==> flow/design.v <==
`timescale 1ns/100ps
`default_nettype none
module Nios_Imageline_Interface (
	input logic Clock,
	input logic Resetn,
	output logic [31:0] Filter_config,
	output logic [2:0] State_reload,
	input logic [2:0] State_read,
	output logic SDRAM_wr_src,
	output logic SDRAM_rd_src,
	output logic SDRAM_wren,
	output logic SDRAM_rden,
	output logic [15:0] SDRAM_wr_data_1,
	output logic [15:0] SDRAM_wr_data_2,
	input logic [15:0] SDRAM_rd_data_1,
	input logic [15:0] SDRAM_rd_data_2,
	input logic [10:0] address,
	input logic chipselect,
	input logic read,
	input logic write,
	output logic [31:0] readdata,
	input logic [31:0] writedata,
	output logic waitrequest
);
logic waitrequest_buf, waitrequest_buf_1;
logic chipselect_buf;
always_ff @(negedge Clock or negedge Resetn) begin
	if (~Resetn) begin
		waitrequest <= 1'b0;
	end else begin
		if (chipselect) begin
			if (!chipselect_buf) begin
				waitrequest <= 1'b1;
			end else begin
				if (waitrequest_buf_1) waitrequest <= 1'b0;
			end
		end else waitrequest <= 1'b0;
	end
end
always_ff @(posedge Clock or negedge Resetn) begin
	if (~Resetn) begin
		waitrequest_buf <= 1'b0;
		waitrequest_buf_1 <= 1'b0;
		chipselect_buf <= 1'b0;
	end else begin
		waitrequest_buf <= waitrequest;
		waitrequest_buf_1 <= waitrequest_buf;
		chipselect_buf <= chipselect;
	end
end
always_ff @(posedge Clock or negedge Resetn) begin
	if (~Resetn) begin
		SDRAM_rden <= 1'b0;
	end else begin
		if (chipselect & read & (address == 11'd0) & (waitrequest & !waitrequest_buf))
			SDRAM_rden <= 1'b1;
		else
			SDRAM_rden <= 1'b0;		
	end
end
always_ff @(posedge Clock or negedge Resetn) begin
	if (~Resetn) begin
		readdata <= 32'd0;
	end else if (chipselect & read & waitrequest_buf_1) begin
		case (address)
			11'd0 : readdata <= {SDRAM_rd_data_1,SDRAM_rd_data_2};
			11'd1 : readdata <= {27'd0, 
				State_read, SDRAM_wr_src, SDRAM_rd_src };
			default : readdata <= 32'd0;
		endcase
	end
end
always_ff @(posedge Clock or negedge Resetn) begin
	if (~Resetn) begin
		SDRAM_wren <= 1'b0;
		SDRAM_wr_data_1 <= 16'h0000;
		SDRAM_wr_data_2 <= 16'h0000;
	end else begin
		if (chipselect & write & (address == 11'd0) & (waitrequest & !waitrequest_buf)) begin
			SDRAM_wren <= 1'b1;
			SDRAM_wr_data_1 <= writedata[31:16];
			SDRAM_wr_data_2 <= writedata[15:0];
		end else SDRAM_wren <= 1'b0;
	end
end
always_ff @(posedge Clock or negedge Resetn) begin
	if (~Resetn) begin
		State_reload <= 3'd0;
		SDRAM_wr_src <= 1'b0;
		SDRAM_rd_src <= 1'b0;
	end else begin
		if (chipselect & write & 
			(address == 11'd1) & 
			(waitrequest & !waitrequest_buf)
		) begin
			State_reload <= writedata[4:2];
			SDRAM_wr_src <= writedata[1];
			SDRAM_rd_src <= writedata[0];
		end
	end
end
always_ff @(posedge Clock or negedge Resetn) begin
	if (~Resetn) Filter_config <= 32'd0;
	else if (chipselect & write & (address == 11'd4) & (waitrequest & !waitrequest_buf))
		Filter_config <= writedata;
end
endmodule
### Reports on Nios_Imageline_Interface

The steps from the RTL of Nios_Imageline_Interface to its reports follow in flow order.
Line numbers count from 1 in the design file above.
Cell names lack the library's common part.
A cell with -- has no value.

| inputs | value |
|---|---|
| design top | Nios_Imageline_Interface |
| clock port | Clock |
| standard-cell library | sky130hd |
| timing corner | tt_025C_1v80 |

### Elaborated design

Yosys after proc, flatten, opt, wreduce and memory -nomap, before mapping. Memory bits, and registers merged into a memory's read port (data or address), are not among the register bits. Print and check cells are not counted. Equal cells are merged and count once.

| bit counts | value |
|---|---|
| register bits after elaboration | 107 |
| input port bits | 83 |
| output and inout port bits | 104 |

| cells by class | value |
|---|---|
| eq/ne operators | 3 |
| muxes and demuxes | 6 |
| bitwise gates (word level) | 12 |
| reductions and logical operators | 2 |

Operators with widths:

| kind | number |
|---|---|
| case mux 32 bit (select 2 bit) | 1 |
| AND 1 bit | 12 |
| equality test 11 x 1 -> 1 bit with constant B | 1 |
| equality test 11 x 3 -> 1 bit with constant B | 1 |
| logical NOT 11 bit | 1 |
| two-way mux 1 bit | 5 |
| inequality test 3 bit with constant B | 1 |
| logical NOT 1 bit | 1 |

### Depth

Longest topological path by Yosys (ltp), each cell counted once; first at word level (registers and memories cut), then after technology mapping (sequential cells cut; the memories' decode and read muxes count).

| logic depth | value |
|---|---|
| depth in word-level cells | 4 |
| ABC_AREA | 0 |
| gate-level depth with buffers | 6 |

### Mapped cells and area

Yosys stat after the flow's synthesis: flattened, memories mapped to cells. It holds for the ABC_AREA given above (unset counts as 0); a run with the other value may have another netlist.
Totals and module areas in this step are rounded.

Cells by type:

| cell | number | area in all (µm²) |
|---|---|---|
| dfrtp_1 | 106 | 2.65E+03 |
| mux2_2 | 66 | 743.213 |
| a22o_1 | 27 | 236.477 |
| buf_6 | 8 | 90.086 |
| a221o_2 | 3 | 33.782 |
| mux2_1 | 3 | 33.782 |
| and2_1 | 5 | 31.28 |
| dfrtn_1 | 1 | 25.024 |
| nand4b_4 | 1 | 23.773 |
| nor4_4 | 1 | 21.27 |
| a221o_1 | 2 | 20.019 |
| and3b_1 | 2 | 17.517 |
| buf_8 | 1 | 15.014 |
| and4b_4 | 1 | 13.763 |
| nor4_2 | 1 | 12.512 |
| clkbuf_1 | 3 | 11.261 |
| nand2_1 | 3 | 11.261 |
| nand2_4 | 1 | 11.261 |

Other cell types: 11; their cells: 11.

| mapped netlist | value |
|---|---|
| cells in the netlist | 246 |
| cell area after synthesis | 4078 µm² |
| flip-flops | 107 |

Subject: Nios_Imageline_Interface on sky130hd, stored results

Hello all,

Record of 2 stored runs of the RTL-to-layout flow on Nios_Imageline_Interface, platform sky130hd. The runs are unordered. Constraints: input delay and output delay 20% of the set period each, output load 0.01 pF.
The measured numbers are rounded.
A setting shown as - is not set for that run.

| run name | period_ns | CAP_MARGIN | CORE_MARGIN | CORE_UTILIZATION | SLEW_MARGIN | SETUP_SLACK_MARGIN | PLACE_DENSITY | HOLD_SLACK_MARGIN | CELL_PAD_IN_SITES_GLOBAL_PLACEMENT | CELL_PAD_IN_SITES_DETAIL_PLACEMENT | ABC_AREA | GPL_TIMING_DRIVEN | CTS_CLUSTER_SIZE | MIN_ROUTING_LAYER | MAX_ROUTING_LAYER | final setup TNS (ps) | worst setup slack after layout (ps) | cell area after synthesis (µm²) | area of the die (µm²) | standard-cell area after layout (µm²) |
|---|---|---|---|---|---|---|---|---|---|---|---|---|---|---|---|---|---|---|---|---|
| run 1 | 4.96 | 20 | 2 | 40 | 20 | - | - | - | - | - | - | - | - | - | - | 0 | 117 | 4078 | 11020 | 6252 |
| run 2 | 3.06 | 20 | 2 | 37 | 15 | 0.25 | 0.48 | 0.04 | 2 | 0 | 1 | 0 | 83 | met1 | met5 | -19 | -19 | 4315 | 12540 | 7137 |

Thanks
