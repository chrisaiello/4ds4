==> flow/design.v <==
`timescale 1ns/100ps
`default_nettype none
module I2C_M16_Controller (
	input logic Clock,
	input logic Resetn,
	output logic I2C_sclk,
 	inout wire I2C_sdat,
	output logic I2C_scen,
	input logic Start,
	input logic [15:0] Data_I,
	output logic Acknowledge,
	output logic Done
);
logic 			clock_div, clock_div_prev;
logic 	[11:0] 	clock_div_count;
always_ff @(posedge Clock or negedge Resetn) begin
	if (~Resetn) begin
		clock_div <= 1'b0;
		clock_div_prev <= 1'b0;
		clock_div_count <= 12'h000;
	end else begin
		clock_div <= clock_div_count[11];
		clock_div_prev <= clock_div;
		clock_div_count <= clock_div_count + 12'h1;
	end
end
logic 			sdat_en;
logic 	[15:0]	sdat;
logic 	[4:0] 	state_counter;
assign Done = (state_counter == 5'd0);
assign I2C_sclk = ( clock_div & ~I2C_scen );
assign I2C_sdat = (sdat_en) ? sdat[15] : 1'bz;
always_ff @(posedge Clock or negedge Resetn) begin
	if (~Resetn) begin
		state_counter <= 5'd0;
		Acknowledge <= 1'b1;
	end else begin
		if (state_counter == 5'd0) begin
			if (Start) begin
				state_counter <= 5'd1;
				Acknowledge <= 1'b1;
			end
		end else if (clock_div & ~clock_div_prev) begin
			if (state_counter == 5'd18) 
				state_counter <= 5'd0;
			else state_counter <= state_counter + 5'd1;
			if (state_counter == 5'd9)
				Acknowledge <= Acknowledge & I2C_sdat; 
		end
	end
end
always_ff @(posedge Clock or negedge Resetn) begin
	if (~Resetn) begin
		sdat <= {16{1'b1}};
		I2C_scen <= 1'b1;
		sdat_en <= 1'b0;
	end else if (~clock_div & clock_div_prev) begin
		if (state_counter == 5'd2) sdat <= Data_I[15:0];
		else sdat <= { sdat[14:0], 1'b1 };
		if (state_counter == 5'd2) sdat_en <= 1'b1; 
		if (state_counter == 5'd9) sdat_en <= 1'b0;
		if (state_counter == 5'd10) sdat_en <= 1'b1;
		if (state_counter == 5'd18) sdat_en <= 1'b0;
		if (state_counter == 5'd2) I2C_scen <= 1'b0; 
		if (state_counter == 5'd18) I2C_scen <= 1'b1; 
	end
end
endmodule
`timescale 1ns/100ps
`default_nettype none
module LCD_Config_Controller (
	input logic Clock,
	input logic Resetn,
	input logic Start,
	output logic Done,
	output logic LCD_I2C_sclk,
 	inout wire LCD_I2C_sdat,
	output logic LCD_I2C_scen
);
logic I2C_start, I2C_done, I2C_Acknowledge;
logic 	[15:0] 	I2C_data, Lookup_data;
logic 	[4:0]	I2C_state;
logic [9:0] GAMMA_0,   GAMMA_8,   GAMMA_16,  GAMMA_32; 
logic [9:0] GAMMA_64,  GAMMA_96,  GAMMA_128, GAMMA_192; 
logic [9:0] GAMMA_224, GAMMA_240, GAMMA_248, GAMMA_256;
assign GAMMA_0	 = 10'd106;
assign GAMMA_8	 = 10'd200;
assign GAMMA_16	 = 10'd289;
assign GAMMA_32	 = 10'd375;
assign GAMMA_64	 = 10'd460;
assign GAMMA_96	 = 10'd543;
assign GAMMA_128 = 10'd625;
assign GAMMA_192 = 10'd705;
assign GAMMA_224 = 10'd785;
assign GAMMA_240 = 10'd864;
assign GAMMA_248 = 10'd942;
assign GAMMA_256 = 10'd1020;
logic vr, hr;
assign vr = 1'b0;
assign hr = 1'b0;
always_comb begin case (I2C_state)
	5'd00 : Lookup_data = { {6'h11,2'b01} , {GAMMA_0[9:8],GAMMA_8[9:8],GAMMA_16[9:8],GAMMA_32[9:8]} };
	5'd01 : Lookup_data = { {6'h12,2'b01} , {GAMMA_64[9:8],GAMMA_96[9:8],GAMMA_128[9:8],GAMMA_192[9:8]} };
	5'd02 : Lookup_data = { {6'h13,2'b01} , {GAMMA_224[9:8],GAMMA_240[9:8],GAMMA_248[9:8],GAMMA_256[9:8]} };
	5'd03 : Lookup_data = { {6'h14,2'b01} , GAMMA_0[7:0] };
	5'd04 : Lookup_data = { {6'h15,2'b01} , GAMMA_8[7:0] };
	5'd05 : Lookup_data = { {6'h16,2'b01} , GAMMA_16[7:0] };
	5'd06 : Lookup_data = { {6'h17,2'b01} , GAMMA_32[7:0] };
	5'd07 : Lookup_data = { {6'h18,2'b01} , GAMMA_64[7:0] };
	5'd08 : Lookup_data = { {6'h19,2'b01} , GAMMA_96[7:0] };
	5'd09 : Lookup_data = { {6'h1A,2'b01} , GAMMA_128[7:0] };
	5'd10 : Lookup_data = { {6'h1B,2'b01} , GAMMA_192[7:0] };
	5'd11 : Lookup_data = { {6'h1C,2'b01} , GAMMA_224[7:0] };
	5'd12 : Lookup_data = { {6'h1D,2'b01} , GAMMA_240[7:0] };
	5'd13 : Lookup_data = { {6'h1E,2'b01} , GAMMA_248[7:0] };
	5'd14 : Lookup_data = { {6'h1F,2'b01} , GAMMA_256[7:0] };
	5'd15 : Lookup_data = { {6'h20,2'b01} , {4'hF,4'h0} };
	5'd16 : Lookup_data = { {6'h21,2'b01} , {4'hF,4'h0} };
	5'd17 : Lookup_data = { {6'h03,2'b01} , 8'hDF };
	5'd18 : Lookup_data = { {6'h02,2'b01} , 8'h07 };
	5'd19 : Lookup_data = { {6'h04,2'b01} , { 6'b000101, ~vr , ~hr } };
	default : Lookup_data = 16'h0000;
endcase end
always_ff @(posedge Clock or negedge Resetn) begin
	if (~Resetn) begin
		I2C_start <= 1'b0;
		I2C_state <= 5'd0;
		I2C_data <= 16'h0000;
		Done <= 1'b1;
	end else begin
		if (I2C_state == 5'd0) begin
			if (Start) begin 
				Done <= 1'b0;
				I2C_state <= 5'd01; 
				I2C_start <= 1'b1; 
				I2C_data <= Lookup_data;
			end
		end else begin
			I2C_start <= 1'b0; 
			if (I2C_done & ~I2C_start) begin
				if (I2C_Acknowledge & (I2C_state == 5'd20)) begin
					Done <= 1'b1;
					I2C_state <= 5'd00; 
				end else begin
					I2C_start <= 1'b1; 
					if (I2C_Acknowledge) begin
						I2C_state <= I2C_state + 5'd1; 
						I2C_data <= Lookup_data;
					end	
				end
			end	
		end
	end
end
I2C_M16_Controller I2C_unit (
	.Clock(Clock),
	.Resetn(Resetn),	
	.I2C_sclk(LCD_I2C_sclk),
 	.I2C_sdat(LCD_I2C_sdat),
 	.I2C_scen(LCD_I2C_scen),
	.Start(I2C_start),
	.Data_I(I2C_data),
	.Acknowledge(I2C_Acknowledge),
	.Done(I2C_done)
);
endmodule
Step by step through the tools: LCD_Config_Controller
The steps from the RTL of LCD_Config_Controller to its reports follow in flow order.
Lines are those of the file above, counted from 1.
Library cell names are shortened.
The mark n/a stands for no value.
- design top: LCD_Config_Controller
- clock: Clock
- standard-cell library: sky130hd
- timing corner: tt_025C_1v80

Elaborated design
Source: Yosys, flattened and elaborated, memories not mapped. Widths are those after wreduce. Registers that Yosys merges into a memory's read port (data or address) are not register bits. Print and check cells do not count. Equal cells are merged and count once.
- noted equality and inequality tests: 27
- divide/modulo/power cells at 0
- order comparisons at 0
- multipliers at 0
- noted bitwise operators: 10
- noted muxes and demuxes: 35
- $add $sub $neg: 3
- noted shift-type cells: 0
- reduce/logical cells: 17
- operators with widths (operator ; number):
    16-bit case mux with 20-bit select ; 1
    16-bit 2-to-1 mux ; 6
    5-bit by 4-bit == test with 1-bit output (second input constant) ; 10
    5-bit 2-to-1 mux ; 9
    5-bit == test (second input constant) ; 6
    5-bit by 3-bit == test with 1-bit output (second input constant) ; 4
    1-bit 2-to-1 mux ; 19
    5-bit by 2-bit == test with 1-bit output (second input constant) ; 3
    12-bit by 1-bit adder with 12-bit output (second input constant) ; 1
    2-bit nonzero test ; 6
    5-bit by 1-bit adder with 5-bit output (second input constant) ; 2
    5-bit zero test ; 2
    3-bit AND reduction ; 3
    1-bit AND ; 6
    2-bit AND reduction ; 3
    5-bit by 1-bit == test with 1-bit output (second input constant) ; 1
    1-bit NOT ; 4
    2-bit inequality test (second input constant) ; 2
    4-bit AND reduction ; 1
    4-bit nonzero test ; 1
    3-bit nonzero test ; 1
    2-bit by 1-bit inequality test with 1-bit output (second input constant) ; 1
- bits in writable memories: 0
- register bits: 61
- noted word width x clocked read ports: 0
- elaborated cells at 104
- noted bits in read-only memories: 0
- memories kept: 0
- bits in latches: 0
- noted output and inout bits: 4
- input bits at 3

Longest topological paths
Yosys ltp: most cells in a row. Word level: on the elaborated netlist, between registers, memories and ports. Mapped: between sequential cells and ports; inverters and the memories' decode and read muxes count.
- noted word-level depth: 6
- ABC_AREA at 0
- gate-level depth with buffers: 8
- depth with buffers taken out: 7

Netlist
Yosys stat after the flow's synthesis: flattened, memories mapped to cells. It holds for the ABC_AREA given above (unset counts as 0); a run with the other value may have another netlist.
- synthesis area: 3233.1 µm²
- sequential part of the area: 1500.2 µm²
- noted buffers: 20
- mapped flip-flops: 59
- noted mapped cells: 339
- cell types (cell type ; number ; area in all (µm²)):
    dfrtp_1 ; 40 ; 1000.96
    dfstp_2 ; 19 ; 499.229
    nand2_1 ; 41 ; 153.898
    mux2i_1 ; 15 ; 150.144
    o21ai_0 ; 30 ; 150.144
    ha_1 ; 10 ; 125.12
    nor2_1 ; 32 ; 120.115
    a21oi_1 ; 16 ; 80.077
    xnor2_1 ; 8 ; 70.067
    nor2b_1 ; 9 ; 56.304
    a21oi_2 ; 6 ; 52.55
    nand2b_1 ; 8 ; 50.048
    nor4b_4 ; 2 ; 47.546
    inv_1 ; 11 ; 41.29
    buf_2 ; 8 ; 40.038
    nand3_1 ; 8 ; 40.038
    a311oi_1 ; 4 ; 35.034
    nor3_1 ; 7 ; 35.034
Other cell types: 36; their cells: 65.
The figures by module come from a second, unflattened synthesis with its own total; it is not the netlist above.
- cells (unflattened synthesis) at 335
- area total of the unflattened synthesis: 3343.2 µm²
Each row is one instance without its submodules.
- modules (module ; times used ; seq. area (µm²) ; cells ; area (µm²)):
    I2C_M16_Controller ; 1 ; 948.4 ; 158 ; 1805.5
    LCD_Config_Controller ; 1 ; 551.8 ; 177 ; 1537.7

Path before layout
Source: OpenSTA report_checks on the synthesized netlist (no wires, ideal clock, input and output delay 20% of the period each), path of least setup slack; recovery checks are left aside. Register names are those of the netlist, which keeps one name where synthesis merged equal registers.
- path type: register to register
- from: register I2C_state[0]
- to: register I2C_data[15]
- arrival time at 1911 ps
- launch time at the first pin at 0 ps
- setup slack at -21 ps
- period: 2030 ps
- required time: 1890 ps
- buffers on the path: 1
- stages: 9
- setup time at 140 ps
- noted path delay: 2051 ps
- synthesis period reached: 2051 ps
"path delay" = arrival - input delay + setup time.
"stages" counts driving pins, that of a launching flip-flop among them; a cell with two outputs on the path counts twice.
"synthesis period reached" is the clock period less the worst setup slack; recovery checks do not enter. This is arithmetic on one report: input and output delays are still those of the set period (20% each).
Between the ends stands the longest chain of elaborated cells between them, by number of cells; it is not shown to be the way that was timed. Of several equally long chains one is given.
Each line given opens the expression or statement behind the cell; cells for indexed reads and writes are added by Yosys, which also makes memories of some case tables.
A register here has more assigning lines than the two given.
- path through: dfrtp_1 inv_1 ha_1 clkbuf_1 nor3_1 o22ai_1 or2_2 nor4_2 o22ai_1
- noted cells in the longest elaborated chain: 6
- elaborated cells between the ends (all ways) at 33
- classes of those cells: eq/ne: 22; mux: 6; logic: 1; reduce/logical: 4
- RTL lines, path after synthesis (item ; RTL line ; source):
    from (decl) ; 82 ; logic [4:0] I2C_state;
    from (assign) ; 127 ; I2C_state <= 5'd0;
    from (assign) ; 147 ; I2C_state <= I2C_state + 5'd1;
    5-bit == test ; 101 ; always_comb begin case (I2C_state)
    16-bit case mux with 20-bit select ; 101 ;
    16-bit 2-to-1 mux ; 146 ; if (I2C_Acknowledge) begin
    16-bit 2-to-1 mux ; 141 ; if (I2C_Acknowledge & (I2C_state == 5'd20)) begin
    16-bit 2-to-1 mux ; 140 ; if (I2C_done & ~I2C_start) begin
    16-bit 2-to-1 mux ; 131 ; if (I2C_state == 5'd0) begin
    to (assign) ; 136 ; I2C_data <= Lookup_data;
    to (assign) ; 148 ; I2C_data <= Lookup_data;
    to (decl) ; 81 ; logic [15:0] I2C_data, Lookup_data;

Worst path after layout
Path of least setup slack in the final report of run A (OpenROAD, finished layout, wires in). Where an end is a register, its clock arrival counts in the times.
The report prints the path's times to 10 ps; the period is as set.
- path type: register to register
- from: register I2C_state[0]
- to: register I2C_data[2]
- setup time at 70 ps
- buffers on the path: 1
- required time: 4110 ps
- setup slack at 1250 ps
- launch time at the first pin at 320 ps
- stages: 9
- period: 3870 ps
- arrival time at 2870 ps
Between the ends stands the longest chain of elaborated cells between them, by number of cells; it is not shown to be the way that was timed. Of several equally long chains one is given.
A register here has more assigning lines than the two given.
- path through: dfrtp_1 inv_1 ha_1 nor4b_4 nand2_1 a21oi_4 buf_4 nor2_1 a21oi_1
- noted cells in the longest elaborated chain: 6
- elaborated cells between the ends (all ways) at 33
- classes of those cells: eq/ne: 22; mux: 6; logic: 1; reduce/logical: 4
- RTL lines, path post-layout (item ; RTL line ; source):
    from (decl) ; 82 ; logic [4:0] I2C_state;
    from (assign) ; 127 ; I2C_state <= 5'd0;
    from (assign) ; 147 ; I2C_state <= I2C_state + 5'd1;
    5-bit == test ; 101 ; always_comb begin case (I2C_state)
    16-bit case mux with 20-bit select ; 101 ;
    16-bit 2-to-1 mux ; 146 ; if (I2C_Acknowledge) begin
    16-bit 2-to-1 mux ; 141 ; if (I2C_Acknowledge & (I2C_state == 5'd20)) begin
    16-bit 2-to-1 mux ; 140 ; if (I2C_done & ~I2C_start) begin
    16-bit 2-to-1 mux ; 131 ; if (I2C_state == 5'd0) begin
    to (assign) ; 136 ; I2C_data <= Lookup_data;
    to (assign) ; 148 ; I2C_data <= Lookup_data;
    to (decl) ; 81 ; logic [15:0] I2C_data, Lookup_data;

Hand-over note for LCD_Config_Controller

Design LCD_Config_Controller on sky130hd. What follows are 2 stored runs of the flow, each under its own settings; their order means nothing. The constraints put input and output delay at 20% of the set period each and load the outputs with 0.01 pF.
"achieved clock period" is the run's clock period less its worst setup slack. It is reckoned from that one timing run; input and output delays stay at 20% of the period that was set.
"total power of the final layout" rests on the timing tool's default activity at the inputs, not on a simulated workload.

Run A
Settings were period_ns = 3.87; CORE_UTILIZATION = 19; SETUP_SLACK_MARGIN = 0.39; PLACE_DENSITY_LB_ADDON = 0.2; CELL_PAD_IN_SITES_GLOBAL_PLACEMENT = 0; GPL_ROUTABILITY_DRIVEN = 0; CAP_MARGIN = 20; CORE_MARGIN = 2; SLEW_MARGIN = 20
- summed negative setup slack at 0 ps
- synthesis area at 3233.1 µm²
- noted the die outline area: 18075.5 µm²
- noted the worst setup slack after layout: 1246 ps
- achieved clock period at 2624 ps
- std-cell area (final layout): 3819.9 µm²
- worst hold slack after layout: 401 ps
- final utilization at 23.0%
- noted the total power of the final layout: 1.549 mW

Run B
Settings were period_ns = 2.28; CORE_UTILIZATION = 18; CAP_MARGIN = 20; CORE_MARGIN = 2; SLEW_MARGIN = 20
- noted the die outline area: 19049.5 µm²
- worst hold slack after layout: 240 ps
- achieved clock period at 2218 ps
- final utilization at 22.4%
- noted the total power of the final layout: 2.545 mW
- noted the worst setup slack after layout: 62 ps
- std-cell area (final layout): 3983.8 µm²
- summed negative setup slack at 0 ps
- synthesis area at 3233.1 µm²

End of note.
